==> flow/design.v <==
`timescale 1ns / 1ps
module sd_controller(
    output reg cs,  
    output mosi,  
    input miso,  
    output sclk,  
    input rd,    
    output reg [7:0] dout,  
    output reg byte_available,  
	 output [9:0]byte_counter,
    input wr,    
    input [7:0] din,  
    output reg ready_for_next_byte,  
    input reset,  
    output ready,  
    input [31:0] address,    
    input clk,   
    output [4:0] status,  
	 output reg [7:0] recv_data,  
	 output reg reading,
	 output reg read_done
);
    parameter RST = 0;
    parameter INIT = 1;
    parameter CMD0 = 2;
	 parameter CMD1 = 21;
    parameter CMD8 = 3;
    parameter CMD55 = 4;
    parameter CMD41 = 5;
    parameter POLL_CMD = 6;
    parameter IDLE = 7;
    parameter READ_BLOCK = 8;
    parameter READ_BLOCK_WAIT = 9;
    parameter READ_BLOCK_DATA = 10;
    parameter READ_BLOCK_CRC = 11;
    parameter SEND_CMD = 12;
    parameter RECEIVE_BYTE_WAIT = 13;
    parameter RECEIVE_BYTE = 14;
    parameter WRITE_BLOCK_CMD = 15;
    parameter WRITE_BLOCK_INIT = 16;
    parameter WRITE_BLOCK_DATA = 17;
    parameter WRITE_BLOCK_BYTE = 18;
    parameter WRITE_BLOCK_WAIT = 19;
	 parameter DEBUG = 20;
    parameter WRITE_DATA_SIZE = 515;
    reg [4:0] state = RST;
    assign status = state;
    reg [4:0] return_state;
    reg sclk_sig;
    reg [55:0] cmd_out;
    reg cmd_mode = 1;
    reg [7:0] data_sig = 8'hFF;
    reg [9:0] byte_counter;
    reg [9:0] bit_counter;
    always @(posedge clk) 
	 begin
        if(reset == 1) 
		  begin
            state <= RST;
            sclk_sig <= 1'b0;
        end
        else 
		  begin
            case(state)
                RST: begin
                        sclk_sig <= 0;
                        cmd_out <= {56{1'b1}};
                        byte_counter <= 0;
                        byte_available <= 0;
                        ready_for_next_byte <= 0;
                        cmd_mode <= 1;
                        bit_counter <= 160;
                        cs <= 1;
                        state <= INIT;
								read_done <= 1'b0;
								reading <= 1'b0;
                end
                INIT: begin
                    if(bit_counter == 0) begin
                        cs <= 0;
                        state <= CMD0;
                    end
                    else begin
                        bit_counter <= bit_counter - 1;
                        sclk_sig <= ~sclk_sig;
                    end
                end
                CMD0: begin 
                    cmd_out <= 56'hFF_40_00_00_00_00_95;
                    bit_counter <= 55;
                    return_state <= CMD8;
                    state <= SEND_CMD;
                end
                CMD8: begin
                    cmd_out <= 56'hFF_48_00_00_01_AA_87;
                    bit_counter <= 55;
                    return_state <= CMD55;
                    state <= SEND_CMD;
                end
                CMD55: begin
                    cmd_out <= 56'hFF_77_00_00_00_00_65;
                    bit_counter <= 55;
                    return_state <= CMD41;
                    state <= SEND_CMD;
                end
                CMD41: begin
                    cmd_out <= 56'hFF_69_40_00_00_00_01;
                    bit_counter <= 55;
                    return_state <= POLL_CMD;
                    state <= SEND_CMD;
                end
                POLL_CMD: begin
                    if(recv_data[0] == 0) 
						  begin
                        state <= IDLE;
                    end
                    else begin
                        state <= CMD55;
                    end
                end
                IDLE: begin
                    if(rd == 1) 
						  begin
                        state <= READ_BLOCK;
								read_done <= 1'b0;
                    end
                    else if(wr == 1) begin
                        state <= WRITE_BLOCK_CMD;
                    end
                    else begin
                        state <= IDLE;
                    end
                end
                READ_BLOCK: begin
                    cmd_out <= {16'hFF_51,address,8'hFF};  
                    bit_counter <= 55;
                    return_state <= READ_BLOCK_WAIT;
                    state <= SEND_CMD;
                end
                READ_BLOCK_WAIT: begin
                    if(sclk_sig == 1 && miso == 0) begin
                        byte_counter <= 0;  
                        bit_counter <= 7;
								reading <= 1'b1;
                        return_state <= READ_BLOCK_DATA;
                        state <= RECEIVE_BYTE;
                    end
                    sclk_sig <= ~sclk_sig;
                end
                READ_BLOCK_DATA: begin
                    dout <= recv_data;
                    byte_available <= 1;
                    if (byte_counter == 511) begin   
                        bit_counter <= 7;
								reading <= 1'b0;
                        return_state <= READ_BLOCK_CRC;
                        state <= RECEIVE_BYTE;
                    end
                    else begin
                        byte_counter <= byte_counter + 1;   
                        return_state <= READ_BLOCK_DATA;
								read_done <= 1'b0;
								reading <= 1'b1;
                        bit_counter <= 7;
                        state <= RECEIVE_BYTE;
                    end
                end
                READ_BLOCK_CRC: begin
                    bit_counter <= 7;
                    return_state <= IDLE;
						  read_done <= 1'b1;
                    state <= RECEIVE_BYTE;
                end
                SEND_CMD: begin
                    if (sclk_sig == 1) begin
                        if (bit_counter == 0) begin
                            state <= RECEIVE_BYTE_WAIT;
                        end
                        else begin
                            bit_counter <= bit_counter - 1;
                            cmd_out <= {cmd_out[54:0], 1'b1};
                        end
                    end
                    sclk_sig <= ~sclk_sig;
                end
                RECEIVE_BYTE_WAIT: begin
                    if (sclk_sig == 1) begin
                        if (miso == 0) begin
                            recv_data <= 0;
                            bit_counter <= 6;
                            state <= RECEIVE_BYTE;
                        end
                    end
                    sclk_sig <= ~sclk_sig;
                end
                RECEIVE_BYTE: begin
                    byte_available <= 0;
                    if (sclk_sig == 1) begin
                        recv_data <= {recv_data[6:0], miso};
                        if (bit_counter == 0) begin
                            state <= return_state;
                        end
                        else begin
                            bit_counter <= bit_counter - 1;
                        end
                    end
                    sclk_sig <= ~sclk_sig;
                end
					 DEBUG: begin
					 end
					 WRITE_BLOCK_CMD: begin
                    cmd_out <= {16'hFF_58, address, 8'hFF};
                    bit_counter <= 55;
                    return_state <= WRITE_BLOCK_INIT;
                    state <= SEND_CMD;
		            ready_for_next_byte <= 1;
                end
                WRITE_BLOCK_INIT: begin
                    cmd_mode <= 0;
                    byte_counter <= WRITE_DATA_SIZE; 
                    state <= WRITE_BLOCK_DATA;
                    ready_for_next_byte <= 0;
                end
                WRITE_BLOCK_DATA: begin
                    if (byte_counter == 0) begin
                        state <= RECEIVE_BYTE_WAIT;
                        return_state <= WRITE_BLOCK_WAIT;
                    end
                    else begin
                        if ((byte_counter == 2) || (byte_counter == 1)) begin
                            data_sig <= 8'hFF;
                        end
                        else if (byte_counter == WRITE_DATA_SIZE) begin
                            data_sig <= 8'hFE;
                        end
                        else begin
                            data_sig <= din;
                            ready_for_next_byte <= 1;
                        end
                        bit_counter <= 7;
                        state <= WRITE_BLOCK_BYTE;
                        byte_counter <= byte_counter - 1;
                    end
                end
                WRITE_BLOCK_BYTE: begin
                    if (sclk_sig == 1) begin
                        if (bit_counter == 0) begin
                            state <= WRITE_BLOCK_DATA;
                            ready_for_next_byte <= 0;
                        end
                        else begin
                            data_sig <= {data_sig[6:0], 1'b1};
                            bit_counter <= bit_counter - 1;
                        end;
                    end;
                    sclk_sig <= ~sclk_sig;
                end
                WRITE_BLOCK_WAIT: begin
                    if (sclk_sig == 1) begin
                        if (miso == 1) begin
                            state <= IDLE;
                            cmd_mode <= 1;
                        end
                    end
                    sclk_sig <= ~sclk_sig;
                end
            endcase
        end
    end
    assign sclk = sclk_sig;
    assign mosi = cmd_mode ? cmd_out[55] : data_sig[7];
    assign ready = (state == IDLE);
	 assign read_mbr = (state == return_state);
endmodule
**Step by step through the tools: sd_controller**

The steps from the RTL of sd_controller to its reports follow in flow order.
Line numbers count from 1 in the design file above.
Operators: Yosys type, input widths -> output width; for muxes data width and select width s.
Cell names lack the library's common part.
Not given: n/a

- Top: sd_controller
- Clock port: clk
- Cell library: sky130hd
- Library corner: tt_025C_1v80

**After elaboration**

Counts by Yosys on the flattened word-level netlist (proc, flatten, opt, wreduce; memories kept). Register bits leave out memories and registers merged into their read ports (data or address). Print and check cells are left out. Cells with the same type and inputs are merged into one.

- Flip-flop bits (word level): 117
- Latch bits: 0
- Memory bits (writable): 0
- ROM bits: 0
- Clocked read ports x word width: 0
- Memory cells: 0
- Output and inout bits: 39

- $add $sub $neg: 3
- Multiply operators: 0
- Div/mod/pow operators: 0
- $lt $le $gt $ge: 0
- Equal/unequal tests: 45
- Shift-type cells: 0
- Multiplexer cells: 65
- Bitwise gates (word level): 3
- Reduce/logical cells: 40

Operators by type and width:

| kind | number |
|---|---|
| $pmux 56 s8 | 1 |
| $mux 56 | 2 |
| $mux 10 | 9 |
| $pmux 10 s8 | 1 |
| $mux 5 | 15 |
| $pmux 5 s14 | 1 |
| $mux 8 | 8 |
| $pmux 5 s10 | 1 |
| $pmux 10 s5 | 1 |
| $ne 2x2->1 const B | 21 |
| $eq 5x4->1 const B | 8 |
| $pmux 8 s2 | 2 |
| $sub 10x1->10 const B | 2 |
| $logic_not 10->1 | 2 |
| $reduce_bool 10->1 | 2 |
| $eq 5x3->1 const B | 4 |
| $eq 5x5->1 const B | 4 |
| $reduce_and 4->1 | 4 |
| $reduce_and 5->1 | 3 |
| $reduce_bool 14->1 | 1 |
| $reduce_and 7->1 | 2 |
| $mux 1 | 14 |
| $reduce_and 13->1 | 1 |
| $reduce_or 6->1 | 2 |
| $add 10x1->10 const B | 1 |
| $eq 10x1->1 const B | 1 |
| $eq 10x10->1 const B | 1 |
| $eq 10x2->1 const B | 1 |

Other operator kinds: 22; their cells: 41.

**Longest topological paths**

Longest topological path by Yosys (ltp), each cell counted once; first at word level (registers and memories cut), then after technology mapping (sequential cells cut; the memories' decode and read muxes count).

- Word-level depth: 5
- ABC_AREA: 0
- Depth in mapped cells: 9
- Depth with buffers taken out: 7

**Synthesis result**

The flow's flattened synthesis, as Yosys stat reports it; memories are mapped. The netlist is that of the ABC_AREA named above (0 if unset); the other value can give another one.

- Cell count: 562
- Chip area (Yosys): 6134.6 sq um
- Sequential part of the area: 3423.3 sq um
- Mapped flip-flops: 116
- Buffers: 40

Cell types:

| cell type | number | total area (sq um) |
|---|---|---|
| edfxtp_1 | 110 | 3.3E+03 |
| a221o_1 | 31 | 310.298 |
| nand2_1 | 54 | 202.694 |
| a21oi_1 | 36 | 180.173 |
| nor2_1 | 45 | 168.912 |
| o21ai_0 | 25 | 125.12 |
| dfxtp_1 | 6 | 120.115 |
| o22a_1 | 11 | 96.342 |
| buf_2 | 19 | 95.091 |
| nor3_1 | 18 | 90.086 |
| or3_1 | 14 | 87.584 |
| a221oi_1 | 9 | 78.826 |
| ha_1 | 6 | 75.072 |
| clkbuf_1 | 18 | 67.565 |
| and2_1 | 10 | 62.56 |
| nor2b_1 | 9 | 56.304 |
| xnor2_1 | 6 | 52.55 |
| o22ai_1 | 8 | 50.048 |

Not listed: further types 46, cells in them 127.

**Worst setup path after synthesis**

OpenSTA on the mapped netlist: ideal clock, no wires. The path of least setup slack (recovery checks aside). Input and output delay are each 20% of the period. Register names are those of the netlist, which keeps one name where synthesis merged equal registers.

- Path kind: input port to flip-flop
- From: input port reset
- To: register cmd_out[10]
- Clock period: 10800 ps
- Setup time: 557 ps
- Arrival: 6441 ps
- Data required time: 10243 ps
- Slack: 3803 ps
- Delay of the path: 4838 ps
- Stages on the path: 2
- Synthesis period reached: 6997 ps

"delay of the path" is the arrival time less input delay plus setup time.
"stages on the path" counts driving pins, that of a launching flip-flop among them; a cell with two outputs on the path counts twice.
"synthesis period reached" = period - worst setup slack (recovery checks aside). The figure is calculated, with input and output delays left at 20% of the set period.
The rows between start and end are the longest chain of elaborated cells between them; the timing report does not say that the signal goes this way. Where chains are equally long, one stands for them.
Each line given opens the expression or statement behind the cell; cells for indexed reads and writes are added by Yosys, which also makes memories of some case tables.
At most two assigning lines are given for a register; there are more.

- Cells stage by stage: clkbuf_1 > a221oi_1
- Length of the longest elaborated chain: 2

Ends and longest elaborated chain, post-synthesis:

| what | line | RTL |
|---|---|---|
| start: declaration | 14 | `input reset,` |
| $not 1->1 | n/a |  |
| $reduce_and 4->1 | n/a |  |
| end: assignment | 135 | `cmd_out <= {16'hFF_51,address,8'hFF};` |
| end: assignment | 181 | `cmd_out <= {cmd_out[54:0], 1'b1};` |
| end: declaration | 50 | `reg [55:0] cmd_out;` |

**Timing after layout**

From the final timing report of entry B: the path of least setup slack in the routed layout; clock arrival at registers is part of the times.
The path's times are printed in steps of 10 ps; the period is the one set.

- Path kind: flip-flop to output port
- From: register state[2]
- To: output port ready
- Clock period: 9780 ps
- External output delay: 1960 ps
- Arrival: 2670 ps
- Data required time: 7820 ps
- Slack: 5150 ps
- Stages on the path: 5

The rows between start and end are the longest chain of elaborated cells between them; the timing report does not say that the signal goes this way. Where chains are equally long, one stands for them.
At most two assigning lines are given for a register; there are more.

- Cells stage by stage: dfxtp_1 > buf_4 > nand2_1 > nor3_1 > clkdlybuf4s50_1
- Length of the longest elaborated chain: 1

Ends and longest elaborated chain, after layout:

| what | line | RTL |
|---|---|---|
| start: declaration | 46 | `reg [4:0] state = RST;` |
| start: assignment | 59 | `state <= RST;` |
| start: assignment | 201 | `state <= return_state;` |
| $eq 5x3->1 | 272 | `assign ready = (state == IDLE);` |
| end: declaration | 15 | `output ready,` |

Settings and measured results of 2 stored flow runs for module sd_controller (sky130hd), not sorted in any way. The constraints put input and output delay at 20% of the set period each and load the outputs with 0.01 pF.
By "achieved period" is meant the clock period of the run minus its worst setup slack. This is arithmetic on one report: input and output delays are still those of the set period (20% each).
By "worst setup path time" is meant the share of the clock period that the worst setup path is allowed (20% is reserved at inputs, 20% at outputs), minus its slack. Clock arrival times at its registers enter into it.
"power" rests on the timing tool's default activity at the inputs, not on a simulated workload.
"worst setup path time" is known to 10 ps.
Settings: . = not set for that run.
A result given as . is not shown for that run.

| setting or result | entry A | entry B |
|---|---|---|
| period_ns | 4.67 | 9.78 |
| CORE_UTILIZATION | 72 | 27 |
| SETUP_SLACK_MARGIN | -0.33 | 0.38 |
| PLACE_DENSITY_LB_ADDON | 0.16 | 0.01 |
| CORE_ASPECT_RATIO | 1.04 | 0.52 |
| CORE_MARGIN | 4 | 2 |
| CELL_PAD_IN_SITES_GLOBAL_PLACEMENT | 2 | 3 |
| CELL_PAD_IN_SITES_DETAIL_PLACEMENT | 2 | . |
| GPL_ROUTABILITY_DRIVEN | 1 | 1 |
| CTS_CLUSTER_SIZE | 22 | 46 |
| CTS_CLUSTER_DIAMETER | 71 | . |
| CAP_MARGIN | 20 | 20 |
| SLEW_MARGIN | 20 | 20 |
| GPL_TIMING_DRIVEN | . | 1 |
| standard-cell area after layout (sq um) | . | 7867.6 |
| worst setup path time (ps) | . | 2670 |
| critical path kind | . | flip-flop to output port |
| area inside the die boundary (sq um) | . | 24007.4 |
| power (mW) | . | 2.584 |
| worst-case hold slack (ps) | . | 474 |
| achieved period (ps) | . | 4630 |
| post-route setup TNS (ps) | . | 0 |
| worst setup slack after layout (ps) | . | 5150 |
| area of the synthesized netlist (sq um) | . | 6134.6 |
| final utilization (%) | . | 35.6 |

Entry A: incomplete, placement halted on FLW-0024
